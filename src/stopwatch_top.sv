==> flow/design.v <==
module bcd_to_7seg(
    input [3:0] bcd,           
    output reg [6:0] segments  
);
    always @(*) begin
        case(bcd)
            4'd0: segments = 7'b1000000;  
            4'd1: segments = 7'b1111001;  
            4'd2: segments = 7'b0100100;  
            4'd3: segments = 7'b0110000;  
            4'd4: segments = 7'b0011001;  
            4'd5: segments = 7'b0010010;  
            4'd6: segments = 7'b0000010;  
            4'd7: segments = 7'b1111000;  
            4'd8: segments = 7'b0000000;  
            4'd9: segments = 7'b0010000;  
            default: segments = 7'b1111111;  
        endcase
    end
endmodule
module display_controller(
    input clk,               
    input [3:0] digit0,      
    input [3:0] digit1,      
    input [3:0] digit2,      
    input [3:0] digit3,      
    output reg [3:0] an,     
    output [6:0] seg,        
    output dp                
);
    reg [1:0] digit_select = 0;   
    reg [16:0] refresh_counter = 0;  
    wire [3:0] current_digit;     
    always @(posedge clk) begin
        refresh_counter <= refresh_counter + 1;
    end
    always @(posedge clk) begin
        digit_select <= refresh_counter[16:15];  
    end
    always @(*) begin
        case(digit_select)
            2'b00: an = 4'b1110;  
            2'b01: an = 4'b1101;  
            2'b10: an = 4'b1011;  
            2'b11: an = 4'b0111;  
        endcase
    end
    assign current_digit = (digit_select == 2'b00) ? digit0 :
                           (digit_select == 2'b01) ? digit1 :
                           (digit_select == 2'b10) ? digit2 :
                           digit3;
    assign dp = ~(digit_select == 2'b01);  
    bcd_to_7seg bcd_decoder (
        .bcd(current_digit),
        .segments(seg)
    );
endmodule
module stopwatch (
    input clk,         
    input reset,       
    input speed_up,    
    output reg [3:0] digit0,  
    output reg [3:0] digit1,  
    output reg [3:0] digit2,  
    output reg [3:0] digit3   
);
    reg [26:0] clk_div;
    reg tick;
    always @(posedge clk or posedge reset) begin
        if (reset) begin
            clk_div <= 0;
            tick <= 0;
        end else begin
            if (speed_up) begin
                if (clk_div == 25_000_000 - 1) begin
                    clk_div <= 0;
                    tick <= 1;
                end else begin
                    clk_div <= clk_div + 1;
                    tick <= 0;
                end
            end else begin
                if (clk_div == 100_000_000 - 1) begin
                    clk_div <= 0;
                    tick <= 1;
                end else begin
                    clk_div <= clk_div + 1;
                    tick <= 0;
                end
            end
        end
    end
    always @(posedge clk or posedge reset) begin
        if (reset) begin
            digit0 <= 0;
            digit1 <= 0;
            digit2 <= 0;
            digit3 <= 0;
        end else if (tick) begin
            if (digit0 == 9) begin
                digit0 <= 0;
                if (digit1 == 5) begin
                    digit1 <= 0;
                    if (digit2 == 9) begin
                        digit2 <= 0;
                        if (digit3 == 5) begin
                            digit3 <= 0;  
                        end else begin
                            digit3 <= digit3 + 1;
                        end
                    end else begin
                        digit2 <= digit2 + 1;
                    end
                end else begin
                    digit1 <= digit1 + 1;
                end
            end else begin
                digit0 <= digit0 + 1;
            end
        end
    end
endmodule
module stopwatch_top(
    input clk,         
    input reset,       
    input speed_up,    
    output [6:0] seg,  
    output [3:0] an,   
    output dp          
);
    wire [3:0] digit0, digit1, digit2, digit3;
    stopwatch counter (
        .clk(clk),
        .reset(reset),
        .speed_up(speed_up),
        .digit0(digit0),
        .digit1(digit1),
        .digit2(digit2),
        .digit3(digit3)
    );
    display_controller display (
        .clk(clk),
        .digit0(digit0),
        .digit1(digit1),
        .digit2(digit2),
        .digit3(digit3),
        .an(an),
        .seg(seg),
        .dp(dp)
    );
endmodule
Reports on stopwatch_top
What the tools print for stopwatch_top, step after step.
Line numbers count from 1 in the design file above.
Not given: -
Set-up
  top: stopwatch_top
  clock input: clk
  cell library: sky130hd
  library corner: tt_025C_1v80

Word-level counts
Counts by Yosys on the flattened word-level netlist (proc, flatten, opt, wreduce; memories kept). Register bits leave out memories and registers merged into their read ports (data or address); mux counts leave out enables and synchronous resets folded into registers. Print and check cells are left out. Cells with the same type and inputs are merged into one.
Yosys's memory passes give these memory sizes; they may raise the number of words (mostly to a power of two), join words into wider ones and drop unused or constant bits.
Bit counts
  ROM bits: 112
  memories: 1
  output and inout port bits: 12
  word-level cells: 43
  bits in registers: 63
Memories
  (no name shown): depth 16, bits a word 7, rd ports 1, wr ports 0, RTL line 6  | case(bcd)
Cells by class
  bitwise gates (word level): 1
  mux-type cells: 14
  add/subtract/negate cells: 6
  equality and inequality tests: 9
  reductions and logical operators: 4
Operator list (count)
  27-bit 2-to-1 mux: 3
  4-bit 2-to-1 mux: 7
  27-bit by 1-bit adder with 27-bit output (second input constant): 1
  27-bit by 25-bit == test with 1-bit output (second input constant): 1
  27-bit == test (second input constant): 1
  17-bit by 1-bit adder with 17-bit output (second input constant): 1
  4-bit by 1-bit adder with 4-bit output (second input constant): 4
  4-bit parallel mux with 4-bit select: 1
  4-bit by 3-bit == test with 1-bit output (second input constant): 2
  4-bit == test (second input constant): 2
  2-bit == test (second input constant): 2
  4-bit AND reduction: 1
  3-bit AND reduction: 1
  1-bit 2-to-1 mux: 3
  2-bit by 1-bit == test with 1-bit output (second input constant): 1
  2-bit logical NOT: 1
  2-bit AND reduction: 1
  1-bit inverter: 1

Depth
Yosys ltp: most cells in a row. Word level: on the elaborated netlist, between registers, memories and ports. Mapped: between sequential cells and ports; inverters and the memories' decode and read muxes count.
Depth
  depth after elaboration: 4
  ABC_AREA: 0
  gate-level depth with buffers: 7

After synthesis
Source: synth_stat.txt of the flow (Yosys; design flattened, memories mapped). It holds for the ABC_AREA given above (unset counts as 0); a run with the other value may have another netlist.
Synthesis totals
  buffers: 10
  sequential part of the area: 1481.4 µm²
  mapped area: 3236.9 µm²
  flip-flop cells: 63
  cell count: 328
Cells by type (count)
  sky130_fd_sc_hd__dfrtp_1: 44
  sky130_fd_sc_hd__dfxtp_1: 19
  sky130_fd_sc_hd__xnor2_1: 20
  sky130_fd_sc_hd__xor2_1: 13
  sky130_fd_sc_hd__nand4_1: 18
  sky130_fd_sc_hd__nand2_1: 26
  sky130_fd_sc_hd__a21oi_1: 18
  sky130_fd_sc_hd__mux4_2: 4
  sky130_fd_sc_hd__nand3_1: 18
  sky130_fd_sc_hd__o21ai_0: 18
  sky130_fd_sc_hd__ha_1: 7
  sky130_fd_sc_hd__or4_1: 9
  sky130_fd_sc_hd__nand2b_1: 10
  sky130_fd_sc_hd__nor2_1: 14
  sky130_fd_sc_hd__o31ai_1: 7
  sky130_fd_sc_hd__mux2_2: 4
  sky130_fd_sc_hd__and2_1: 6
  sky130_fd_sc_hd__and3_1: 6
Other cell types: 22; their cells: 67.
The figures by module come from a second, unflattened synthesis with its own total; it is not the netlist above.
Second synthesis, totals
  cell total of the unflattened synthesis: 327
  area total of the unflattened synthesis: 3333.2 µm²
Each row is one instance without its submodules.
Modules
  stopwatch: times used 1, cells 220, area 2279.7 µm², seq. area 1101.1 µm²
  display_controller: times used 1, cells 74, area 843.3 µm², seq. area 380.4 µm²
  bcd_to_7seg: times used 1, cells 33, area 210.2 µm², seq. area 0.0 µm²
  stopwatch_top: times used 1, cells 0, area 0.0 µm², seq. area 0.0 µm²

Path before layout
Path of least setup slack by OpenSTA after synthesis, without wires, with an ideal clock, recovery checks aside; 20% of the period is set as input and as output delay. Where synthesis merged equal registers, the netlist keeps one of their names.
Timing path after synthesis
  kind: register to output
  start point: reg display.digit_select[0]
  end point: out seg[3]
  data arrival time: 1876 ps
  path slack: 844 ps
  delay of the path: 1876 ps
  stages: 7
  period: 3400 ps
  required time: 2720 ps
  path buffers: 1
  period reached after synthesis: 2556 ps
"delay of the path" is the arrival time less input delay plus setup time.
At an output port there is no setup time.
"stages" counts driving pins, that of a launching flip-flop among them; a cell with two outputs on the path counts twice.
"period reached after synthesis" is the clock period less the worst setup slack; recovery checks do not enter. This is arithmetic on one report: input and output delays are still those of the set period (20% each).
Between the ends stands the longest chain of elaborated cells between them, by number of cells; it is not shown to be the way that was timed. Of several equally long chains one is given.
A line is the first line of the expression or statement that the cell stems from. Yosys adds cells for indexed reads and writes and turns some case tables into memories.
A memory read counts as a cell of the chain, while the word-level depth stops at memories.
On the way, after synthesis
  path through: sky130_fd_sc_hd__dfxtp_1 sky130_fd_sc_hd__clkbuf_1 sky130_fd_sc_hd__mux4_2 sky130_fd_sc_hd__ha_1 sky130_fd_sc_hd__or2_2 sky130_fd_sc_hd__a21oi_1 sky130_fd_sc_hd__nor2_1
  length of the longest elaborated chain: 5
  elaborated cells between the ends (all ways): 7
Ends and longest elaborated chain, after synthesis
  from (decl): RTL line 31  | reg [1:0] digit_select = 0;
  from (assign): RTL line 38  | digit_select <= refresh_counter[16:15];
  2-bit == test: RTL line 50  | (digit_select == 2'b10) ? digit2 :
  4-bit 2-to-1 mux: RTL line 50
  4-bit 2-to-1 mux: RTL line 49  | (digit_select == 2'b01) ? digit1 :
  4-bit 2-to-1 mux: RTL line 48  | assign current_digit = (digit_select == 2'b00) ? digit0 :
  memory 16 x 7 bit: RTL line 6  | case(bcd)
  to (decl): RTL line 127  | output [6:0] seg,

Timing after layout
Path of least setup slack in the final report of stored run 1 (OpenROAD, finished layout, wires in). Where an end is a register, its clock arrival counts in the times.
The report prints the path's times to 10 ps; the period is as set.
Timing path post-layout
  kind: register to output
  start point: reg display.digit_select[0]
  end point: out seg[1]
  stages: 7
  path buffers: 1
  period: 2960 ps
  required time: 2370 ps
  data arrival time: 2240 ps
  path slack: 130 ps
Between the ends stands the longest chain of elaborated cells between them, by number of cells; it is not shown to be the way that was timed. Of several equally long chains one is given.
A memory read counts as a cell of the chain, while the word-level depth stops at memories.
On the way, post-layout
  path through: sky130_fd_sc_hd__dfxtp_4 sky130_fd_sc_hd__mux4_2 sky130_fd_sc_hd__inv_2 sky130_fd_sc_hd__ha_1 sky130_fd_sc_hd__nand2_1 sky130_fd_sc_hd__nand2_1 sky130_fd_sc_hd__clkdlybuf4s50_1
  length of the longest elaborated chain: 5
  elaborated cells between the ends (all ways): 7
Ends and longest elaborated chain, post-layout
  from (decl): RTL line 31  | reg [1:0] digit_select = 0;
  from (assign): RTL line 38  | digit_select <= refresh_counter[16:15];
  2-bit == test: RTL line 50  | (digit_select == 2'b10) ? digit2 :
  4-bit 2-to-1 mux: RTL line 50
  4-bit 2-to-1 mux: RTL line 49  | (digit_select == 2'b01) ? digit1 :
  4-bit 2-to-1 mux: RTL line 48  | assign current_digit = (digit_select == 2'b00) ? digit0 :
  memory 16 x 7 bit: RTL line 6  | case(bcd)
  to (decl): RTL line 127  | output [6:0] seg,

Below are 2 stored runs of the flow (Yosys, OpenROAD; platform sky130hd) on stopwatch_top, each with its settings and what was measured, unordered. Constraints: input delay and output delay 20% of the set period each, output load 0.01 pF.
"achieved clock period" = clock period - worst setup slack. The figure is calculated, with input and output delays left at 20% of the set period.
"worst setup path time" = time allowed to the worst setup path (clock period - input delay - output delay, where it has them) - its slack; a late launch clock adds to it, a late capture clock takes from it.
By "power" is meant OpenSTA's value without simulated activity: inputs other than the clock are taken to toggle once in ten clock periods, and the tool carries that through the logic.
"worst setup path time" is known to 10 ps.
[stored run 1] settings: period_ns=2.96, CORE_UTILIZATION=32, CAP_MARGIN=20, CORE_MARGIN=2, SLEW_MARGIN=20
[stored run 1] result: chip area after synthesis (Yosys) 3236.9 µm², die area 10935.9 µm², standard-cell area of the final layout 3782.4 µm², utilization 0.387, worst setup slack after layout 131 ps, total negative slack 0 ps, power 1612 µW, achieved clock period 2829 ps, worst setup path time 2240 ps, worst setup path kind register to output
[stored run 2] settings: period_ns=1.92, CORE_UTILIZATION=57, SETUP_SLACK_MARGIN=0.08, PLACE_DENSITY=0.37, CORE_ASPECT_RATIO=0.66, GPL_ROUTABILITY_DRIVEN=1, CTS_CLUSTER_SIZE=51, CAP_MARGIN=20, CORE_MARGIN=2, SLEW_MARGIN=20
[stored run 2] result: chip area after synthesis (Yosys) 3236.9 µm², die area 6310.7 µm², standard-cell area of the final layout 4596.9 µm², utilization 0.831, worst setup slack after layout -676 ps, total negative slack -8382 ps, power 2474 µW, achieved clock period 2596 ps, worst setup path time 2210 ps, worst setup path kind register to output
